==> flow/design.v <==
`timescale 1ns / 1ps
module adder (           
        input [ 13 : 0 ] a_bi, 
        input [ 13 : 0 ] b_bi,         
        output [ 13 : 0 ] y_bo
    );
    assign y_bo = a_bi + b_bi; 
endmodule
`timescale 1ns / 1ps
module cbrt (        
        input clk_i,
        input rst_i,        
        input [ 7 : 0 ] a_bi,       
        input start_i,
        output [ 1 : 0 ] busy_o,   
        output reg [ 3 : 0 ] y_bo
    );
    localparam IDLE = 4'h0;
    localparam WORK_START_STEP = 4'h1;    
    localparam WORK_CALC_B_1 = 4'h2;  
    localparam WORK_CALC_B_2 = 4'h3;  
    localparam WORK_CALC_B_3 = 4'h4;  
    localparam WORK_CALC_B_4 = 4'h5;
    localparam WORK_CALC_B_5 = 4'h6;   
    localparam WORK_CHECK = 4'h7;  
    localparam WORK_SUB_RES = 4'h8; 
    reg signed [4:0] s;
    wire end_step;
    reg [7:0] x;
    reg [13:0] b, y, tmp1, tmp2;
    reg [3:0] state;
    reg   [7:0] mult1_a;
    reg   [7:0] mult1_b;
    wire [15:0] mult1_y;
    reg  mult1_start;
    wire  mult1_busy;
    mult mult1( .clk_i(clk_i), .rst_i(rst_i), .a_bi(mult1_a), .b_bi(mult1_b), .start_i(mult1_start), .busy_o(mult1_busy), .y_bo(mult1_y));
    reg [13:0] sum_a;
    reg [13:0] sum_b;
    wire [13:0] sum_y;
    adder adder1(.a_bi(sum_a), .b_bi(sum_b), .y_bo(sum_y));
    reg [13:0] sub_a;
    reg [13:0] sub_b;
    wire [13:0] sub_y;
    sub sub1(.a_bi(sub_a), .b_bi(sub_b), .y_bo(sub_y));
    assign end_step = (s == 'b11101);  
    assign busy_o = (state != IDLE);
    always @(posedge clk_i) begin
        if (rst_i) begin
            y_bo <= 0;
            s <= 0;
            mult1_start <= 0;
            state <= IDLE;
        end else begin
            case (state)
                IDLE:
                    begin
                        if (start_i) begin
                            y_bo <= 0; 
                            mult1_start <= 0;
                            state <= WORK_START_STEP;
                            x <= a_bi;
                            s <= 'd12;
                            y <= 0;
                        end
                    end
                WORK_START_STEP:
                    begin
                        if (end_step) begin
                            state <= IDLE;
                            y_bo <= y;
                        end else begin
                            y <= y << 1;
                            state <= WORK_CALC_B_1;
                        end
                    end  
                WORK_CALC_B_1:
                    begin 
                        tmp1 <= y << 1; 
                        sum_a <= y;
                        sum_b <= 1;
                        state <= WORK_CALC_B_2;
                    end
                WORK_CALC_B_2:
                    begin
                        tmp2 <= sum_y;
                        sum_a <= y;
                        sum_b <= tmp1;
                        state <= WORK_CALC_B_3;
                    end
                WORK_CALC_B_3:
                    begin
                        mult1_a <= sum_y;
                        mult1_b <= tmp2;
                        mult1_start <= 1;
                        state <= WORK_CALC_B_4;
                     end
                WORK_CALC_B_4:
                     begin
                        mult1_start <= 0;
                        if(~mult1_busy && ~mult1_start) begin  
                            sum_a <= mult1_y;
                            sum_b <= 1;
                            state <= WORK_CALC_B_5;
                        end
                    end
                WORK_CALC_B_5:
                     begin
                            b <= sum_y << s;
                            sub_a <= s;
                            sub_b <= 3;
                            state <= WORK_CHECK;
                      end
                WORK_CHECK:
                    begin
                        s <= sub_y;
                        if (x >= b) begin
                            sub_a <= x;
                            sub_b <= b;
                            y <= tmp2;
                            state <= WORK_SUB_RES;
                        end else begin
                            state <= WORK_START_STEP;
                        end
                    end
                WORK_SUB_RES:
                    begin
                        x <= sub_y;
                        state <= WORK_START_STEP;
                    end
            endcase
        end
    end
endmodule
`timescale 1ns / 1ps
module func (        
        input clk_i,
        input rst_i,        
        input [ 7 : 0 ] a_bi,    
        input [ 7 : 0 ] b_bi,    
        input start_i,
        output [ 1 : 0 ] busy_o,   
        output reg [ 4 : 0 ] y_bo
    );
    localparam IDLE = 3'h0;
    localparam WORK_CALC_B = 3'h1;    
    localparam WORK_CALC_SUM = 3'h2;  
    localparam WORK_CALC_SQRT = 3'h3;  
    localparam WORK_CALC_END = 3'h4;  
    reg [7:0] a;
    reg [7:0] b;
    reg [2:0] state;
    reg  [9:0] sqrt_a;
    wire [4:0] sqrt_y;
    reg  sqrt_start;
    wire  sqrt_busy;
    sqrt sqrt1( .clk_i(clk_i), .rst_i(rst_i), .a_bi(sqrt_a), .start_i(sqrt_start), .busy_o(sqrt_busy), .y_bo(sqrt_y));
    reg   [7:0] cbrt_a;
    wire [3:0] cbrt_y;
    reg  cbrt_start;
    wire  cbrt_busy;
    cbrt cbrt1( .clk_i(clk_i), .rst_i(rst_i), .a_bi(cbrt_a), .start_i(cbrt_start), .busy_o(cbrt_busy), .y_bo(cbrt_y));
    reg [13:0] sum_a;
    reg [13:0] sum_b;
    wire [13:0] sum_y;
    adder adder1(.a_bi(sum_a), .b_bi(sum_b), .y_bo(sum_y));
    assign busy_o = (state != IDLE);
    always @(posedge clk_i) begin
        if (rst_i) begin
            y_bo <= 0;
            cbrt_start <= 0;
            sqrt_start <= 0;
            state <= IDLE;
        end else begin
            case (state)
                IDLE:
                    begin
                        if (start_i) begin
                            y_bo <= 0; 
                            cbrt_start <= 0;
                            sqrt_start <= 0;
                            state <= WORK_CALC_B;
                            a <= a_bi;
                            b <= b_bi;
                            sum_a <= 0;
                        end
                    end
                WORK_CALC_B:
                    begin
                        cbrt_a <= b_bi;
                        cbrt_start <= 1;
                        state <= WORK_CALC_SUM;
                    end  
                WORK_CALC_SUM:
                    begin 
                        cbrt_start <= 0;
                        if(~cbrt_busy && ~cbrt_start) begin  
                            sum_a <= sum_a | cbrt_y;
                            sum_b <= a;
                            state <= WORK_CALC_SQRT;
                        end
                    end
                WORK_CALC_SQRT:
                    begin
                        sqrt_a <= sum_y;
                        sqrt_start <= 1;
                        state <= WORK_CALC_END;
                    end
                WORK_CALC_END:
                    begin
                        sqrt_start <= 0;
                        if(~sqrt_busy && ~sqrt_start) begin  
                            y_bo <= sqrt_y;
                            state <= IDLE;
                        end
                     end
            endcase
        end
    end
endmodule
`timescale 1ns / 1ps
module mult (        
        input clk_i,
        input rst_i,        
        input [ 7 : 0 ] a_bi,
        input [ 7 : 0 ] b_bi,        
        input start_i,
        output busy_o,        
        output reg [ 15 : 0 ] y_bo
    );
    localparam IDLE = 1'b0;
    localparam WORK = 1'b1;    
    reg [2:0] ctr;
    wire [2:0] end_step;    
    wire [7:0] part_sum;
    wire [15:0] shifted_part_sum;    
    reg [7:0] a, b;
    reg [15:0] part_res;    
    reg state;
    assign part_sum = a&{8{b[ctr]}};    
    assign shifted_part_sum = part_sum << ctr;
    assign end_step = (ctr == 3'h7);    
    assign busy_o = state;
    always @(posedge clk_i)
        if (rst_i) begin            
            ctr <= 0;
            part_res <= 0;            
            y_bo <= 0;
            state <= IDLE;        
        end else begin
            case (state)                
                IDLE :
                    if (start_i) begin                        
                        state <= WORK;
                        a <= a_bi;                        
                        b <= b_bi;
                        ctr <= 0;                        
                        part_res <= 0;
                    end                
                WORK:
                    begin                        
                        if (end_step) begin
                            state <= IDLE;                            
                            y_bo <= part_res;
                        end                        
                        part_res <= part_res + shifted_part_sum;
                        ctr <= ctr + 1;                    
                    end
            endcase  
        end
endmodule
`timescale 1ns / 1ps
module sqrt (        
        input clk_i,
        input rst_i,        
        input [ 9 : 0 ] a_bi,       
        input start_i,
        output [ 1 : 0 ] busy_o,   
        output reg [ 4 : 0 ] y_bo
    );
    localparam IDLE = 2'h0;
    localparam WORK_CALC = 2'h1;    
    localparam WORK_COLLECT = 2'h2;  
    reg [8:0] ctr;  
    wire end_step = (ctr == 0);   
    reg [9:0] part_res;  
    reg [9:0] b;   
    reg [9:0] a;  
    reg [1:0] state;
    reg [13:0] sub_a;
    reg [13:0] sub_b;
    wire [13:0] sub_y;
    sub sub1(.a_bi(sub_a), .b_bi(sub_b), .y_bo(sub_y));
    wire a_more_than_b = (a >= sub_b); 
    assign busy_o = (state != IDLE);
    always @(posedge clk_i)
        if (rst_i) begin            
            ctr <= 0;
            part_res <= 0;            
            y_bo <= 0;
            state <= IDLE;        
        end else begin
            case (state)                
                IDLE :
                    if (start_i) begin                        
                        state <= WORK_CALC;
                        a <= a_bi;    
                        ctr <= 1 << 8;                        
                        part_res <= 0;
                    end                
                WORK_CALC:
                    begin                        
                        if (end_step) begin
                            state <= IDLE;                            
                            y_bo <= part_res[4:0];
                        end else begin 
                            state <= WORK_COLLECT;                       
                            part_res <= part_res >> 1;
                            sub_b <= part_res | ctr;
                            sub_a <= a;
                        end                   
                    end
                 WORK_COLLECT:
                    begin                        
                        if (a_more_than_b) begin
                            a <= sub_y;                        
                            part_res <= part_res | ctr;
                        end 
                        b <= sub_b;
                        state <= WORK_CALC;                       
                        ctr <= ctr >> 2;               
                    end
            endcase  
        end
endmodule
`timescale 1ns / 1ps
module sub (           
        input [ 13 : 0 ] a_bi, 
        input [ 13 : 0 ] b_bi,         
        output [ 13 : 0 ] y_bo
    );
    assign y_bo = a_bi - b_bi; 
endmodule
; ---- From RTL to reports: func
; What the tools print for func, step after step.
; Line numbers count from 1 in the design file above.
; Operators carry their Yosys type and port widths (W data, S select, Z words).
; Cell names lack the library's common part.
; Not given: --
[design]
top_module = func
clock = clk_i
cell_library = sky130hd
pvt_corner = tt_025C_1v80

; ---- After elaboration
; Counts by Yosys on the flattened word-level netlist (proc, flatten, opt, wreduce; memories kept). Register bits leave out memories and registers merged into their read ports (data or address). Print and check cells are left out.
[bits]
out_inout_bits = 7
input_bits = 19
mem_count = 0
clocked_rd_ports_x_width = 0
latch_bits = 0
ramBits = 0
mem_bits_ro = 0
regBits = 301
elab_cells = 204
[op_classes]
shift = 3
div_mod_pow = 0
bitwise = 12
cmp = 2
add_sub_neg = 6
n_eq = 28
muxes = 58
reduce_logical = 58
n_mul = 0
[op_table]
columns = op, count
row1 = $mux W14, 7
row2 = $pmux W14 S3, 2
row3 = $pmux W14 S2, 2
row4 = $mux W10, 5
row5 = $pmux W8 S2, 3
row6 = $pmux W4 S9, 1
row7 = $reduce_and A3 Y1, 11
row8 = $pmux W16 S2, 1
row9 = $pmux W10 S3, 1
row10 = $reduce_and A2 Y1, 14
row11 = $reduce_bool A3 Y1, 8
row12 = $mux W8, 3
row13 = $or A10 B9 Y10, 2
row14 = $pmux W10 S2, 1
row15 = $pmux W5 S2, 2
row16 = $mux W4, 5
row17 = $reduce_bool A2 Y1, 9
row18 = $pmux W9 S2, 1
row19 = $add A16 B16 Y16, 1
row20 = $eq A4 B3 Y1 const B, 4
row21 = $reduce_and A4 Y1, 4
row22 = $shl A8 B3 Y16, 1
row23 = $mux W16, 1
row24 = $pmux W3 S5, 1
row25 = $mux W5, 3
row26 = $add A14 B14 Y14, 1
row27 = $or A14 B4 Y14, 1
row28 = $shl A14 B5 Y14, 1
; Not listed: further kinds 39, cells in them 71.

; ---- Longest topological paths
; Longest topological path by Yosys (ltp), each cell counted once; first at word level (registers and memories cut), then after technology mapping (sequential cells cut; the memories' decode and read muxes count).
[depth]
ltp_word = 5
abc_area = 0
mapped_depth = 17
ltp_nobuf = 15

; ---- Mapped cells and area
; Source: synth_stat.txt of the flow (Yosys; design flattened, memories mapped). It holds for the ABC_AREA given above (unset counts as 0); a run with the other value may have another netlist.
; The area totals of this step are shown rounded.
[mapped]
n_buf = 55
yosys_area_um2 = 13750
flip_flops = 282
mapped_cells = 1220
seq_area_um2 = 7697
[by_type]
columns = cell, count, area_total_um2
row1 = edfxtp_1, 205, 6.16E+03
row2 = dfxtp_1, 77, 1.54E+03
row3 = ha_1, 69, 863.328
row4 = a21oi_1, 94, 470.451
row5 = nor2_1, 115, 431.664
row6 = nand2_1, 114, 427.91
row7 = mux2_2, 25, 281.52
row8 = o21ai_0, 51, 255.245
row9 = inv_1, 58, 217.709
row10 = xnor2_1, 22, 192.685
row11 = a21o_1, 24, 180.173
row12 = mux2i_1, 17, 170.163
row13 = clkbuf_1, 45, 168.912
row14 = nor3_1, 30, 150.144
row15 = and2_1, 23, 143.888
row16 = xor2_1, 14, 122.618
row17 = mux4_2, 5, 112.608
row18 = fa_1, 5, 100.096
; Not listed: further types 60, cells in them 227.
; The figures by module come from a second, unflattened synthesis with its own total; it is not the netlist above.
[unflattened]
hier_cells = 1494
hier_area_um2 = 15920
; Rows give one instance, submodules left out.
[modules]
columns = mod, instances, n_cells, seq_area_um2, mod_area_um2
row1 = cbrt, 1, 441, 4184, 6195
row2 = mult, 1, 341, 1201, 2970
row3 = sqrt, 1, 198, 1291, 2268
row4 = func, 1, 106, 1341, 1684
row5 = adder, 2, 110, 0.0, 749.5
row6 = sub, 2, 94, 0.0, 649.4

; ---- Path before layout
; OpenSTA on the mapped netlist: ideal clock, no wires. The path of least setup slack (recovery checks aside). Input and output delay are each 20% of the period. Register names are those of the netlist, which keeps one name where synthesis merged equal registers.
[synth_path]
path_type = input to register
startpoint = input rst_i
endpoint = register cbrt1.sum_a[0]
driving_pins = 3
arrival_time_ps = 3307
in_delay_ps = 798
setup_time_ps = 456
t_required_ps = 3534
path_buffers = 2
slack_ps = 227
tclk_ps = 3990
launch_ps = 798
delay_ps = 2965
period_less_setup_slack_ps = 3763
; "delay_ps" = arrival - input delay + setup time.
; "driving_pins": output pins that drive a net of the path, with the launching flip-flop's if there is one; two outputs of one cell count as two.
; "period_less_setup_slack_ps" = period - worst setup slack (recovery checks aside). The figure is calculated, with input and output delays left at 20% of the set period.
; The rows between start and end are the longest chain of elaborated cells between them; the timing report does not say that the signal goes this way. Where chains are equally long, one stands for them.
; Each line given opens the expression or statement behind the cell; cells for indexed reads and writes are added by Yosys, which also makes memories of some case tables.
; A register here has more assigning lines than the two given.
[synth_between]
cell_sequence = clkbuf_1 clkbuf_1 a211oi_1
elab_chain_cells = 2
cells_between = 2
lines_between = 0
cone_classes = 1 x logic; 1 x reduce/logical
[synth_lines]
columns = element, line_no
row1 = from (decl), 138  ; input rst_i,
row2 = $not A1 Y1, --
row3 = $reduce_and A3 Y1, --
row4 = to (assign), 80  ; sum_a <= y;
row5 = to (assign), 87  ; sum_a <= y;
row6 = to (decl), 38  ; reg [13:0] sum_a;

; ---- Worst path after layout
; From the final timing report of flow run 1: the path of least setup slack in the routed layout; clock arrival at registers is part of the times.
; The report prints the path's times to 10 ps; the period is as set.
[layout_path]
path_type = register to register
startpoint = register cbrt1.mult1.ctr[0]
endpoint = register cbrt1.mult1.part_res[12]
launch_ps = 550
setup_time_ps = 120
path_buffers = 2
slack_ps = 470
tclk_ps = 3740
arrival_time_ps = 3700
t_required_ps = 4170
driving_pins = 16
; The rows between start and end are the longest chain of elaborated cells between them; the timing report does not say that the signal goes this way. Where chains are equally long, one stands for them.
; A register here has more assigning lines than the two given.
[layout_between]
cell_sequence = dfxtp_4 mux4_2 nand2_4 buf_4 buf_4 nor2_1 ha_2 fa_2 a21o_1 a21oi_2 o21ai_1 a41oi_2 o21ai_1 xor2_1 a22oi_1 nor2_1
elab_chain_cells = 5
cells_between = 5
lines_between = 4
cone_classes = 1 x add/sub; 2 x shift; 1 x mux; 1 x logic
[layout_lines]
columns = element, line_no
row1 = from (decl), 233  ; reg [2:0] ctr;
row2 = from (assign), 246  ; ctr <= 0;
row3 = from (assign), 267  ; ctr <= ctr + 1;
row4 = $shiftx A8 B3 Y1, 240  ; assign part_sum = a&{8{b[ctr]}};
row5 = $and A8 B8 Y8, 240
row6 = $shl A8 B3 Y16, 241  ; assign shifted_part_sum = part_sum << ctr;
row7 = $add A16 B16 Y16, 266  ; part_res <= part_res + shifted_part_sum;
row8 = $pmux W16 S2, 251  ; case (state)
row9 = to (assign), 247  ; part_res <= 0;
row10 = to (assign), 266
row11 = to (decl), 238  ; reg [15:0] part_res;

--- measured runs ---
Module func, platform sky130hd: 2 stored runs of the flow (Yosys, OpenROAD) with differing settings, in no particular order. Input and output delays are each 20% of the period that was set; the output load is 0.01 pF.
By "achieved_clock_period_ps" is meant the clock period of the run minus its worst setup slack. This is arithmetic on one report: input and output delays are still those of the set period (20% each).
"worst_path_allowed_less_slack_ps" is the time allowed to the run's worst setup path (the clock period less input and output delay, where it has them) less its slack. Clock arrival times count: a late capture clock shortens it, a late launch clock lengthens it.
"power_uw": no workload was simulated; the value follows from the tool's default switching activity.
"worst_path_allowed_less_slack_ps" is given in steps of 10 ps.
Values from the reports are rounded here.

# flow run 1
==> flow/run.sh <==
#!/bin/bash
# the make line also repeats the synthesis and layout settings of config.mk as NAME=value (left out here)
make -C /OpenROAD-flow-scripts/flow DESIGN_CONFIG=/design/flow/config.mk WORK_HOME=/design/flow/orfs CLKGATE_MAP_FILE= finish
==> flow/config.mk <==
export PLATFORM = sky130hd
export DESIGN_NAME = func
export DESIGN_NICKNAME = func
export VERILOG_FILES = /design/flow/design.v
export SDC_FILE = /design/flow/constraint.sdc
export NUM_CORES = 4
export LEC_CHECK = 0
export CAP_MARGIN = 10
export CORE_MARGIN = 10
export CORE_UTILIZATION = 69
export CTS_CLUSTER_DIAMETER = 400
export MAX_ROUTING_LAYER = met5
export MIN_ROUTING_LAYER = met2
export PLACE_DENSITY_LB_ADDON = 0.03
export SETUP_SLACK_MARGIN = 1.12
export SLEW_MARGIN = 20
export TNS_END_PERCENT = 90
==> flow/constraint.sdc <==
create_clock -name core_clock -period 3.74 [get_ports {clk_i}]
set_input_delay 0.7480 -clock core_clock [delete_from_list [all_inputs] [get_ports {clk_i}]]
set_output_delay 0.7480 -clock core_clock [all_outputs]
set_load 0.01 [all_outputs]

==> flow run 1: results <==
yosys.chip_area_um2=13750
die_area_um2=25970
layout_stdcell_area_um2=16140
fin_util_pct=82.7
worst_setup_slack_ps=472
tns_ps=0
hold_ws_ps=414
power_uw=8509
achieved_clock_period_ps=3268
worst_path_allowed_less_slack_ps=3270
worst_path_kind="register to register"

# flow run 2
==> flow/run.sh <==
#!/bin/bash
# the make line also repeats the synthesis and layout settings of config.mk as NAME=value (left out here)
make -C /OpenROAD-flow-scripts/flow DESIGN_CONFIG=/design/flow/config.mk WORK_HOME=/design/flow/orfs CLKGATE_MAP_FILE= finish
==> flow/config.mk <==
export PLATFORM = sky130hd
export DESIGN_NAME = func
export DESIGN_NICKNAME = func
export VERILOG_FILES = /design/flow/design.v
export SDC_FILE = /design/flow/constraint.sdc
export NUM_CORES = 4
export LEC_CHECK = 0
export CAP_MARGIN = 20
export CORE_MARGIN = 2
export CORE_UTILIZATION = 40
export SLEW_MARGIN = 20
==> flow/constraint.sdc <==
create_clock -name core_clock -period 5.05 [get_ports {clk_i}]
set_input_delay 1.0100 -clock core_clock [delete_from_list [all_inputs] [get_ports {clk_i}]]
set_output_delay 1.0100 -clock core_clock [all_outputs]
set_load 0.01 [all_outputs]

==> flow run 2: results <==
yosys.chip_area_um2=13750
die_area_um2=35870
layout_stdcell_area_um2=15540
fin_util_pct=46.1
worst_setup_slack_ps=721
tns_ps=0
hold_ws_ps=418
power_uw=5942
achieved_clock_period_ps=4329
worst_path_allowed_less_slack_ps=4330
worst_path_kind="register to register"
--- end ---
